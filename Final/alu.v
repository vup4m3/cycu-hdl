==> flow/design.v <==
module ALU(
  input clk,
  input [2:0] addr,
  input [7:0]a,
  input [7:0]b,
  input [2:0]sel,
  input alu_en,
  output reg [7:0] out,
  output reg [2:0] out_addr
);
reg [11:0] tmp;
reg [11:0] u_shift_a, shift_a, u_shift_b, shift_b, shift_a6;
always @(posedge clk) begin
  if (sel == 0) begin
    tmp = {a[7], a} + {b[7], b};
    out = tmp[8:1];
  end
  else if (sel == 1) begin
    tmp = {a[7], a} + ~({b[7], b}) + 1;
    out = tmp[8:1];
    end
  else if (sel == 2)
    out = a & b;
  else if (sel == 3)
    out = a | b;
  else if (sel == 4)
    out = a ^ b;
  else if (sel == 5) begin
    u_shift_a = a >> 1;
    shift_a = {{4{a[7]}}, u_shift_a[6:0]} ;
    u_shift_b = b << 2;
    shift_b = { b[7], u_shift_b[9:0] };
    tmp = shift_a + shift_b;
    out = tmp[10:3];
  end
  else if (sel == 6) begin
    shift_a6 = {{3{a[7]}}, a} + {{3{b[7]}}, b};
    tmp = shift_a6 * 3;
    out = tmp[10:3];
  end
  else if (sel == 7) begin
    tmp = a * 6;
    shift_b = b >> 2;
    tmp = tmp + b;
    out = tmp[10:3];
  end
  out_addr <= addr;
end
endmodule  
### Tool chain data of ALU

The steps from the RTL of ALU to its reports follow in flow order.
Line numbers count from 1 in the design file above.
Cell names lack the library's common part.
A cell with - has no value.

| inputs | value |
|---|---|
| top module | ALU |
| clock | clk |
| standard-cell library | sky130hd |
| corner | tt_025C_1v80 |

### Word level

Yosys after proc, flatten, opt, wreduce and memory -nomap, before mapping. Memory bits, and registers merged into a memory's read port (data or address), are not among the register bits. Print and check cells are not counted.

| storage and ports | value |
|---|---|
| output and inout port bits | 11 |
| register bits after elaboration | 11 |
| input port bits | 24 |
| cells after elaboration | 31 |

| cells by class | value |
|---|---|
| bitwise gates (word level) | 4 |
| reductions and logical operators | 2 |
| multiplexer cells | 8 |
| $add $sub $neg | 6 |
| $mul | 2 |
| equality and inequality tests | 7 |

Operators with widths:

| kind | count |
|---|---|
| 2-to-1 mux 8 bit | 8 |
| multiplier 12 x 2 -> 11 bit (second input constant) | 1 |
| multiplier 8 x 2 -> 10 bit (second input constant) | 1 |
| adder 11 x 11 -> 12 bit | 1 |
| equality test 3 bit (second input constant) | 4 |
| adder 11 x 8 -> 11 bit | 1 |
| adder 7 x 10 -> 11 bit | 1 |
| adder 8 x 8 -> 9 bit | 1 |
| adder 9 x 1 -> 9 bit (second input constant) | 1 |
| adder 9 bit | 1 |
| inverter 9 bit | 1 |
| AND 8 bit | 1 |
| bitwise OR 8 bit | 1 |
| XOR 8 bit | 1 |
| nonzero test 8 bit | 1 |
| equality test 3 x 2 -> 1 bit (second input constant) | 2 |
| equality test 3 x 1 -> 1 bit (second input constant) | 1 |
| logical NOT 3 bit | 1 |

### Depth

Depth = most cells in a row (Yosys ltp): at word level without a register or memory, in the mapped netlist without a sequential cell, where the memories' decode and read muxes count.

| logic depth | value |
|---|---|
| word-level depth | 10 |
| ABC_AREA | 0 |
| gate-level depth with buffers | 16 |
| depth with buffers taken out | 16 |

### Netlist

Source: synth_stat.txt of the flow (Yosys; design flattened, memories mapped). It holds for the ABC_AREA given above (unset counts as 0); a run with the other value may have another netlist.
The area totals of this step are shown rounded.

| synthesis totals | value |
|---|---|
| buffers | 15 |
| sequential area | 300.3 sq um |
| standard cells after synthesis | 389 |
| synthesis area | 3068 sq um |
| flip-flop cells | 11 |

Cell types:

| cell type | count | total area (sq um) |
|---|---|---|
| ha_1 | 49 | 613.088 |
| edfxtp_1 | 8 | 240.23 |
| a21oi_1 | 38 | 190.182 |
| xnor2_1 | 19 | 166.41 |
| inv_1 | 38 | 142.637 |
| nor2_1 | 26 | 97.594 |
| nand2_1 | 25 | 93.84 |
| o21ai_0 | 18 | 90.086 |
| clkbuf_8 | 6 | 82.579 |
| fa_1 | 4 | 80.077 |
| mux2i_1 | 8 | 80.077 |
| nand2b_1 | 11 | 68.816 |
| xor2_1 | 7 | 61.309 |
| dfxtp_1 | 3 | 60.058 |
| o211ai_1 | 7 | 52.55 |
| mux4_2 | 2 | 45.043 |
| nand3_1 | 9 | 45.043 |
| nor3_1 | 9 | 45.043 |

Not listed: further types 52, cells in them 102.

### Worst setup path after synthesis

Source: OpenSTA report_checks on the synthesized netlist (no wires, ideal clock, input and output delay 20% of the period each), path of least setup slack; recovery checks are left aside. Register names are those of the netlist, which keeps one name where synthesis merged equal registers.

| path post-synthesis | value |
|---|---|
| path kind | input to register |
| start | input a[2] |
| end | register out[3] |
| path delay | 3132 ps |
| time at the first pin | 1010 ps |
| required time | 4902 ps |
| input delay | 1010 ps |
| clock period | 5050 ps |
| buffers on the path | 1 |
| data arrival time | 3994 ps |
| stages on the path | 15 |
| library setup time | 148 ps |
| path slack | 908 ps |
| synthesis period reached | 4142 ps |

"path delay" = arrival - input delay + setup time.
"stages on the path": output pins that drive a net of the path, with the launching flip-flop's if there is one; two outputs of one cell count as two.
"synthesis period reached" = period - worst setup slack (recovery checks aside). The figure is calculated, with input and output delays left at 20% of the set period.
The rows between start and end are the longest chain of elaborated cells between them; the timing report does not say that the signal goes this way. Where chains are equally long, one stands for them.
A line is the first line of the expression or statement that the cell stems from. Yosys adds cells for indexed reads and writes and turns some case tables into memories.
A register here has more assigning lines than the two given.

| on the way, post-synthesis | value |
|---|---|
| cells stage by stage | inv_1 -> ha_1 -> buf_6 -> nor2b_4 -> o21a_1 -> or3_4 -> and2_2 -> ha_1 -> a21oi_1 -> nand2_1 -> and3_4 -> mux2i_1 -> xnor3_1 -> mux4_2 -> mux2i_1 |
| length of the longest elaborated chain | 10 |
| elaborated cells on any way between the ends | 16 |
| source lines of those cells | 15 |
| classes of those cells | add/sub: 6; mul: 2; mux: 8 |

RTL lines, path post-synthesis:

| what | RTL line | RTL |
|---|---|---|
| start, declared | 4 | `input [7:0]a,` |
| multiplier 8 x 2 -> 10 bit | 42 | `tmp = a * 6;` |
| adder 11 x 8 -> 11 bit | 44 | `tmp = tmp + b;` |
| 2-to-1 mux 8 bit | 41 | `else if (sel == 7) begin` |
| 2-to-1 mux 8 bit | 36 | `else if (sel == 6) begin` |
| 2-to-1 mux 8 bit | 28 | `else if (sel == 5) begin` |
| 2-to-1 mux 8 bit | 26 | `else if (sel == 4)` |
| 2-to-1 mux 8 bit | 24 | `else if (sel == 3)` |
| 2-to-1 mux 8 bit | 22 | `else if (sel == 2)` |
| 2-to-1 mux 8 bit | 18 | `else if (sel == 1) begin` |
| 2-to-1 mux 8 bit | 14 | `if (sel == 0) begin` |
| end, assigned | 16 | `out = tmp[8:1];` |
| end, assigned | 20 | `out = tmp[8:1];` |
| end, declared | 8 | `output reg [7:0] out,` |

### Path in the finished layout

From the final timing report of entry A: the path of least setup slack in the routed layout; clock arrival at registers is part of the times.
The report prints the path's times to 10 ps; the period is as set.

| path post-layout | value |
|---|---|
| path kind | input to register |
| start | input a[0] |
| end | register out[3] |
| clock period | 4860 ps |
| library setup time | 160 ps |
| data arrival time | 4660 ps |
| stages on the path | 16 |
| buffers on the path | 1 |
| path slack | 270 ps |
| required time | 4940 ps |
| time at the first pin | 970 ps |
| input delay | 970 ps |

The rows between start and end are the longest chain of elaborated cells between them; the timing report does not say that the signal goes this way. Where chains are equally long, one stands for them.
A register here has more assigning lines than the two given.

| on the way, post-layout | value |
|---|---|
| cells stage by stage | clkdlybuf4s50_1 -> ha_1 -> inv_1 -> fa_2 -> nor2b_4 -> o21a_1 -> or3_4 -> and2_2 -> ha_1 -> a21oi_2 -> nand2_1 -> and3_4 -> mux2i_1 -> xnor3_1 -> mux4_2 -> mux2i_1 |
| length of the longest elaborated chain | 10 |
| elaborated cells on any way between the ends | 15 |
| source lines of those cells | 14 |
| classes of those cells | add/sub: 5; mul: 2; mux: 8 |

RTL lines, path post-layout:

| what | RTL line | RTL |
|---|---|---|
| start, declared | 4 | `input [7:0]a,` |
| multiplier 8 x 2 -> 10 bit | 42 | `tmp = a * 6;` |
| adder 11 x 8 -> 11 bit | 44 | `tmp = tmp + b;` |
| 2-to-1 mux 8 bit | 41 | `else if (sel == 7) begin` |
| 2-to-1 mux 8 bit | 36 | `else if (sel == 6) begin` |
| 2-to-1 mux 8 bit | 28 | `else if (sel == 5) begin` |
| 2-to-1 mux 8 bit | 26 | `else if (sel == 4)` |
| 2-to-1 mux 8 bit | 24 | `else if (sel == 3)` |
| 2-to-1 mux 8 bit | 22 | `else if (sel == 2)` |
| 2-to-1 mux 8 bit | 18 | `else if (sel == 1) begin` |
| 2-to-1 mux 8 bit | 14 | `if (sel == 0) begin` |
| end, assigned | 16 | `out = tmp[8:1];` |
| end, assigned | 20 | `out = tmp[8:1];` |
| end, declared | 8 | `output reg [7:0] out,` |

# Flow runs of ALU

Design ALU on sky130hd. What follows are 2 stored runs of the flow, each under its own settings; their order means nothing. The constraints put input and output delay at 20% of the set period each and load the outputs with 0.01 pF.
"clock period achieved": clock period set for the run, less the worst setup slack. It is reckoned from that one timing run; input and output delays stay at 20% of the period that was set.
"critical path time": the worst setup path's part of the clock period (all of it between registers, 20% less for each end at a port) less its slack. A launch clock that arrives late makes it longer, a capture clock that arrives late makes it shorter.
"overall power" is the tool's figure for a default switching activity; nothing was simulated.
"critical path time" is known to 10 ps.
Values from the reports are rounded here.

#### Entry A

| setting | value |
|---|---|
| period_ns | `4.86` |
| SETUP_SLACK_MARGIN | `0.09` |
| CAP_MARGIN | `20` |
| CORE_MARGIN | `2` |
| CORE_UTILIZATION | `40` |
| SLEW_MARGIN | `20` |

| result | value |
|---|---|
| critical path time | 3620 ps |
| worst setup path type | input to register |
| mapped cell area after synthesis | 3068 sq um |
| worst hold slack after layout | 1171 ps |
| standard-cell area after layout | 3787 sq um |
| total negative setup slack | 0 ps |
| final design utilization | 51.7 % |
| overall power | 0.8104 mW |
| full die area | 8386 sq um |
| clock period achieved | 4587 ps |
| worst setup slack after layout | 273 ps |

#### Entry B

| setting | value |
|---|---|
| period_ns | `6.65` |
| CORE_UTILIZATION | `63` |
| SETUP_SLACK_MARGIN | `1.46` |
| PLACE_DENSITY | `0.54` |
| HOLD_SLACK_MARGIN | `0.02` |
| CORE_MARGIN | `7` |
| TNS_END_PERCENT | `30` |
| GPL_TIMING_DRIVEN | `1` |
| GPL_ROUTABILITY_DRIVEN | `0` |
| MAX_ROUTING_LAYER | `met4` |
| CAP_MARGIN | `20` |
| SLEW_MARGIN | `20` |

| result | value |
|---|---|
| critical path time | 3690 ps |
| worst setup path type | input to register |
| mapped cell area after synthesis | 3068 sq um |
| worst hold slack after layout | 1532 ps |
| standard-cell area after layout | 3471 sq um |
| total negative setup slack | 0 ps |
| final design utilization | 74.0 % |
| overall power | 0.5509 mW |
| full die area | 7020 sq um |
| clock period achieved | 5022 ps |
| worst setup slack after layout | 1628 ps |
