==> flow/design.v <==
module Destination_Reg(
  input cap_en,
  input [7:0] wdata,
  input [2:0] addr,
  input clk,
  output reg [7:0] reg_0, reg_1, reg_2, reg_3, reg_4, reg_5, reg_6, reg_7
);
always @(posedge clk) begin
  if (cap_en == 0)
    ;
  else if (addr == 0)
    reg_0 = wdata;
  else if (addr == 1)
    reg_1 = wdata;
  else if (addr == 2)
    reg_2 = wdata;
  else if (addr == 3)
    reg_3 = wdata;
  else if (addr == 4)
    reg_4 = wdata;
  else if (addr == 5)
    reg_5 = wdata;
  else if (addr == 6)
    reg_6 = wdata;
  else if (addr == 7)
    reg_7 = wdata;
end
endmodule 
* From RTL to reports: Destination_Reg
Tool output for the design above, in the order of the flow. Line numbers count from 1 in the design file above. Operators: Yosys type, input widths -> output width; for muxes data width and select width s. Cell names lack the library's common part. The mark - stands for no value.
Inputs: top module Destination_Reg, clock clk, library sky130hd, corner tt_025C_1v80

* Word level
Source: Yosys, flattened and elaborated, memories not mapped. Widths are those after wreduce. Registers that Yosys merges into a memory's read port (data or address) are not register bits. Print and check cells do not count. Equal cells are merged and count once.
Storage and ports: register bits 64, bits of input ports 13, output and inout port bits 64, word-level cells 31
Cells by class: equality and inequality tests 7, bitwise gates (word level) 7, reduce/logical cells 9
Operators by type and width (count):
- $eq 3x3->1 const B | 4
- $reduce_and 9->1 | 1
- $reduce_and 8->1 | 1
- $not 1->1 | 7
- $reduce_and 7->1 | 1
- $eq 3x2->1 const B | 2
- $reduce_and 6->1 | 1
- $reduce_and 5->1 | 1
- $reduce_and 4->1 | 1
- $eq 3x1->1 const B | 1
- $logic_not 3->1 | 1
- $reduce_and 3->1 | 1
- $reduce_and 2->1 | 1

* Depth
Depth = most cells in a row (Yosys ltp): at word level without a register or memory, in the mapped netlist without a sequential cell, where the memories' decode and read muxes count.
Depth: word-level depth 3, ABC_AREA 0, gate-level depth with buffers 4, gate-level depth less buffers 4

* Synthesis result
Yosys stat after the flow's synthesis: flattened, memories mapped to cells. It holds for the ABC_AREA given above (unset counts as 0); a run with the other value may have another netlist. The area totals of this step are shown rounded.
Mapped netlist: cell count 81, synthesis area 2050 um2, sequential part of the area 1920 um2, flip-flop cells 64
Cell types (count):
- edfxtp_1 | 64
- ha_1 | 2
- nor4_4 | 1
- nor2_1 | 4
- nand2b_1 | 2
- nor4_2 | 1
- nor3_2 | 1
- or2_4 | 1
- nand2_1 | 2
- nor3_1 | 1
- inv_1 | 1
- inv_2 | 1

* Path before layout
Path of least setup slack by OpenSTA after synthesis, without wires, with an ideal clock, recovery checks aside; 20% of the period is set as input and as output delay. Where synthesis merged equal registers, the netlist keeps one of their names.
Timing post-synthesis: path kind in2reg, start input port addr[1], end register reg_4[0], clock period 2.78 ns, external input delay 0.556 ns, library setup time 0.380 ns, arrival time 1.533 ns, required time 2.400 ns, path slack 0.868 ns, path delay 1.357 ns, stages 4, buffers on the path 0, period reached after synthesis 1.912 ns
"path delay" = arrival - input delay + setup time. "stages": output pins that drive a net of the path, with the launching flip-flop's if there is one; two outputs of one cell count as two. "period reached after synthesis" = period - worst setup slack (recovery checks aside). The figure is calculated, with input and output delays left at 20% of the set period. The rows between start and end are the longest chain of elaborated cells between them; the timing report does not say that the signal goes this way. Where chains are equally long, one stands for them. A line is the first line of the expression or statement that the cell stems from. Yosys adds cells for indexed reads and writes and turns some case tables into memories.
On the way, post-synthesis: cell sequence inv_2 ha_1 or2_4 nor4_2, cells in the longest elaborated chain 3, elaborated cells between the ends (all ways) 10, source lines of those cells 5, classes of those cells 4 x eq/ne; 4 x logic; 2 x reduce/logical
RTL lines, path post-synthesis:
- start: declaration | line 4 | input [2:0] addr,
- $eq 3x2->1 | line 17 | else if (addr == 3)
- $not 1->1
- $reduce_and 6->1
- end: assignment | line 20 | reg_4 = wdata;
- end: declaration | line 6 | output reg [7:0] reg_0, reg_1, reg_2, reg_3, reg_4, reg_5, reg_6, reg_7

* Timing after layout
From the final timing report of job 2: the path of least setup slack in the routed layout; clock arrival at registers is part of the times.
Timing post-layout: path kind in2reg, start input port addr[1], end register reg_4[7], clock period 1.36 ns, external input delay 0.27 ns, library setup time 0.28 ns, arrival time 1.45 ns, required time 1.41 ns, path slack -0.03 ns, stages 7, buffers on the path 3
The rows between start and end are the longest chain of elaborated cells between them; the timing report does not say that the signal goes this way. Where chains are equally long, one stands for them.
On the way, post-layout: cell sequence buf_2 inv_2 ha_1 or2_4 buf_12 nor4_4 buf_4, cells in the longest elaborated chain 3, elaborated cells between the ends (all ways) 10, source lines of those cells 5, classes of those cells 4 x eq/ne; 4 x logic; 2 x reduce/logical
RTL lines, path post-layout:
- start: declaration | line 4 | input [2:0] addr,
- $eq 3x2->1 | line 17 | else if (addr == 3)
- $not 1->1
- $reduce_and 6->1
- end: assignment | line 20 | reg_4 = wdata;
- end: declaration | line 6 | output reg [7:0] reg_0, reg_1, reg_2, reg_3, reg_4, reg_5, reg_6, reg_7

==> results <==
Destination_Reg through Yosys and OpenROAD on sky130hd: 2 stored runs, unordered, with their settings and measured results. The constraints put input and output delay at 20% of the set period each and load the outputs with 0.01 pF.
"achieved clock period": clock period set for the run, less the worst setup slack. It is reckoned from that one timing run; input and output delays stay at 20% of the period that was set.
"allowed time less slack (worst setup path)": the worst setup path's part of the clock period (all of it between registers, 20% less for each end at a port) less its slack. A launch clock that arrives late makes it longer, a capture clock that arrives late makes it shorter.
By "total power after layout" is meant OpenSTA's value without simulated activity: inputs other than the clock are taken to toggle once in ten clock periods, and the tool carries that through the logic.
The measured numbers are rounded.

* Job 1 | settings: period_ns 2.15; CORE_UTILIZATION 62; CAP_MARGIN 20; CORE_MARGIN 2; SLEW_MARGIN 20 | unfinished; error DPL-0033 in placement
* Job 2 | settings: period_ns 1.36; CORE_UTILIZATION 21; SETUP_SLACK_MARGIN -0.09; PLACE_DENSITY_LB_ADDON 0.2; HOLD_SLACK_MARGIN -0.09; CELL_PAD_IN_SITES_GLOBAL_PLACEMENT 0; CELL_PAD_IN_SITES_DETAIL_PLACEMENT 2; GPL_TIMING_DRIVEN 1; GPL_ROUTABILITY_DRIVEN 1; SLEW_MARGIN 0; MAX_ROUTING_LAYER met5; CAP_MARGIN 20; CORE_MARGIN 2 | results: setup TNS -0.242 ns; standard-cell area after routing 3240 um2; lowest hold slack 0.529 ns; achieved clock period 1.392 ns; final design utilization 33.7%; total power after layout 4020 µW; worst setup slack after layout -0.032 ns; chip area after synthesis (Yosys) 2050 um2; die outline area 10600 um2; allowed time less slack (worst setup path) 1.12 ns; worst path kind in2reg
