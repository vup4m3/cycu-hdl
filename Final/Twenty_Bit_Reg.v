==> flow/design.v <==
module Twenty_Bit_Reg(
clk,
din,
en,
dout
);
input clk;
input en;
input [19:0]din;
output reg [19:0]dout;
reg [19:0]temp;
always @(posedge clk) begin
  if (!en)
	dout <= 20'b0;
  else
	dout <= din;
end
endmodule 
**From RTL to reports: Twenty_Bit_Reg**

The steps from the RTL of Twenty_Bit_Reg to its reports follow in flow order.
Lines are those of the file above, counted from 1.
Cell names lack the library's common part.
Not given: --

- Design top: Twenty_Bit_Reg
- Clock port: clk
- Cell library: sky130hd
- Library corner: tt_025C_1v80

**After elaboration**

Source: Yosys, flattened and elaborated, memories not mapped. Widths are those after wreduce; folded enables and synchronous resets count as part of the registers. Registers that Yosys merges into a memory's read port (data or address) are not register bits. Print and check cells do not count. Equal cells are merged and count once.

- Register bits: 20
- Input bits: 22
- Output and inout bits: 20
- Elaborated cells: 1

**Longest topological paths**

Yosys ltp: most cells in a row. Word level: on the elaborated netlist, between registers, memories and ports. Mapped: between sequential cells and ports; inverters and the memories' decode and read muxes count.

- Depth after elaboration: 0
- ABC_AREA: 0
- Gate-level depth with buffers: 2
- Depth with buffers taken out: 1

**Mapped cells and area**

Source: synth_stat.txt of the flow (Yosys; design flattened, memories mapped). It holds for the ABC_AREA given above (unset counts as 0); a run with the other value may have another netlist.

- Cells in the netlist: 42
- Chip area (Yosys): 0.0005618 mm²
- Sequential part of the area: 0.0004004 mm²
- Mapped flip-flops: 20
- Buffers: 2

Cells by type:

| cell type | count | area in all (µm²) |
|---|---|---|
| dfxtp_1 | 20 | 400.384 |
| and2_2 | 11 | 82.579 |
| and2_1 | 9 | 56.304 |
| buf_6 | 2 | 22.522 |

**Timing after synthesis**

OpenSTA on the mapped netlist: ideal clock, no wires. The path of least setup slack (recovery checks aside). Input and output delay are each 20% of the period. Register names are those of the netlist, which keeps one name where synthesis merged equal registers.

- Kind: input to register
- Start point: input en
- End point: register dout[13]
- Clock period: 0.711 ns
- External input delay: 0.142 ns
- Setup time: 0.116 ns
- Launch time at the first pin: 0.142 ns
- Arrival: 0.394 ns
- Required time: 0.595 ns
- Setup slack: 0.201 ns
- Delay of the path: 0.368 ns
- Stages on the path: 2
- Buffers on the path: 1
- Period reached after synthesis: 0.51 ns

"delay of the path" is the arrival time less input delay plus setup time.
"stages on the path" counts driving pins, that of a launching flip-flop among them; a cell with two outputs on the path counts twice.
"period reached after synthesis" = period - worst setup slack (recovery checks aside). The figure is calculated, with input and output delays left at 20% of the set period.

- Cell sequence: buf_6 and2_2
- Length of the longest elaborated chain: 0
- Elaborated cells between the ends (all ways): 0
- Source lines of those cells: 0

RTL lines, path post-synthesis:

| what | line | text |
|---|---|---|
| from (decl) | 8 | `input en;` |
| to (assign) | 14 | `dout <= 20'b0;` |
| to (assign) | 16 | `dout <= din;` |
| to (decl) | 10 | `output reg [19:0]dout;` |

**Path in the finished layout**

From the final timing report of job 1: the path of least setup slack in the routed layout; clock arrival at registers is part of the times.

- Kind: register to output
- Start point: register dout[2]
- End point: output dout[2]
- Clock period: 0.561 ns
- Output delay: 0.11 ns
- Launch time at the first pin: 0.28 ns
- Arrival: 0.73 ns
- Required time: 0.45 ns
- Setup slack: -0.28 ns
- Stages on the path: 2
- Buffers on the path: 1

- Cell sequence: dfxtp_2 buf_6
- Length of the longest elaborated chain: 0
- Elaborated cells between the ends (all ways): 0
- Source lines of those cells: 0

RTL lines, path post-layout:

| what | line | text |
|---|---|---|
| from (decl) | 10 | `output reg [19:0]dout;` |
| from (assign) | 14 | `dout <= 20'b0;` |
| from (assign) | 16 | `dout <= din;` |
| to (decl) | 10 |  |

Ticket comment

Stored flow runs of Twenty_Bit_Reg (2 of them; Yosys, OpenROAD, sky130hd). They differ in their settings and are not a sequence. Constraints: input delay and output delay 20% of the set period each, output load 0.01 pF.
"reached clock period" is the run's clock period less its worst setup slack. It is reckoned from that one timing run; input and output delays stay at 20% of the period that was set.
By "worst path time" is meant the share of the clock period that the worst setup path is allowed (20% is reserved at inputs, 20% at outputs), minus its slack. Clock arrival times at its registers enter into it.
"power": no workload was simulated; the value follows from the tool's default switching activity.

### Job 1

==> flow/run.sh <==
#!/bin/bash
# the make line also repeats the synthesis and layout settings of config.mk as NAME=value (left out here)
make -C /OpenROAD-flow-scripts/flow DESIGN_CONFIG=/design/flow/config.mk WORK_HOME=/design/flow/orfs CLKGATE_MAP_FILE= finish
==> flow/config.mk <==
export PLATFORM = sky130hd
export DESIGN_NAME = Twenty_Bit_Reg
export DESIGN_NICKNAME = Twenty_Bit_Reg
export VERILOG_FILES = /design/flow/design.v
export SDC_FILE = /design/flow/constraint.sdc
export NUM_CORES = 4
export LEC_CHECK = 0
export CAP_MARGIN = 20
export CORE_MARGIN = 2
export CORE_UTILIZATION = 40
export SETUP_SLACK_MARGIN = 0.07
export SLEW_MARGIN = 20
==> flow/constraint.sdc <==
create_clock -name core_clock -period 0.561 [get_ports {clk}]
set_input_delay 0.1122 -clock core_clock [delete_from_list [all_inputs] [get_ports {clk}]]
set_output_delay 0.1122 -clock core_clock [all_outputs]
set_load 0.01 [all_outputs]

Results of job 1:
- Yosys chip area after synthesis: 0.0005618 mm²
- Reached clock period: 0.844 ns
- Worst path time: 0.73 ns
- Kind of the worst setup path: register to output
- Standard-cell area after layout: 0.0010022 mm²
- Smallest hold slack: 0.054 ns
- Power: 2.571 mW
- Area inside the die boundary: 0.0017202 mm²
- Worst setup slack after layout: -0.283 ns
- Utilization: 77.0%
- Total negative setup slack: -5.468 ns

### Job 2

==> flow/run.sh <==
#!/bin/bash
# the make line also repeats the synthesis and layout settings of config.mk as NAME=value (left out here)
make -C /OpenROAD-flow-scripts/flow DESIGN_CONFIG=/design/flow/config.mk WORK_HOME=/design/flow/orfs CLKGATE_MAP_FILE= finish
==> flow/config.mk <==
export PLATFORM = sky130hd
export DESIGN_NAME = Twenty_Bit_Reg
export DESIGN_NICKNAME = Twenty_Bit_Reg
export VERILOG_FILES = /design/flow/design.v
export SDC_FILE = /design/flow/constraint.sdc
export NUM_CORES = 4
export LEC_CHECK = 0
export ABC_AREA = 1
export CAP_MARGIN = 20
export CORE_MARGIN = 8
export CORE_UTILIZATION = 24
export CTS_CLUSTER_DIAMETER = 392
export GPL_ROUTABILITY_DRIVEN = 1
export MAX_ROUTING_LAYER = met4
export MIN_ROUTING_LAYER = met1
export PLACE_DENSITY_LB_ADDON = 0.28
export SLEW_MARGIN = 15
==> flow/constraint.sdc <==
create_clock -name core_clock -period 0.69 [get_ports {clk}]
set_input_delay 0.1380 -clock core_clock [delete_from_list [all_inputs] [get_ports {clk}]]
set_output_delay 0.1380 -clock core_clock [all_outputs]
set_load 0.01 [all_outputs]

Results of job 2:
- Yosys chip area after synthesis: 0.000573 mm²
- Reached clock period: 0.878 ns
- Worst path time: 0.74 ns
- Kind of the worst setup path: register to output
- Standard-cell area after layout: 0.0009897 mm²
- Smallest hold slack: 0.357 ns
- Power: 2.196 mW
- Area inside the die boundary: 0.0042075 mm²
- Worst setup slack after layout: -0.188 ns
- Utilization: 44.3%
- Total negative setup slack: -3.543 ns
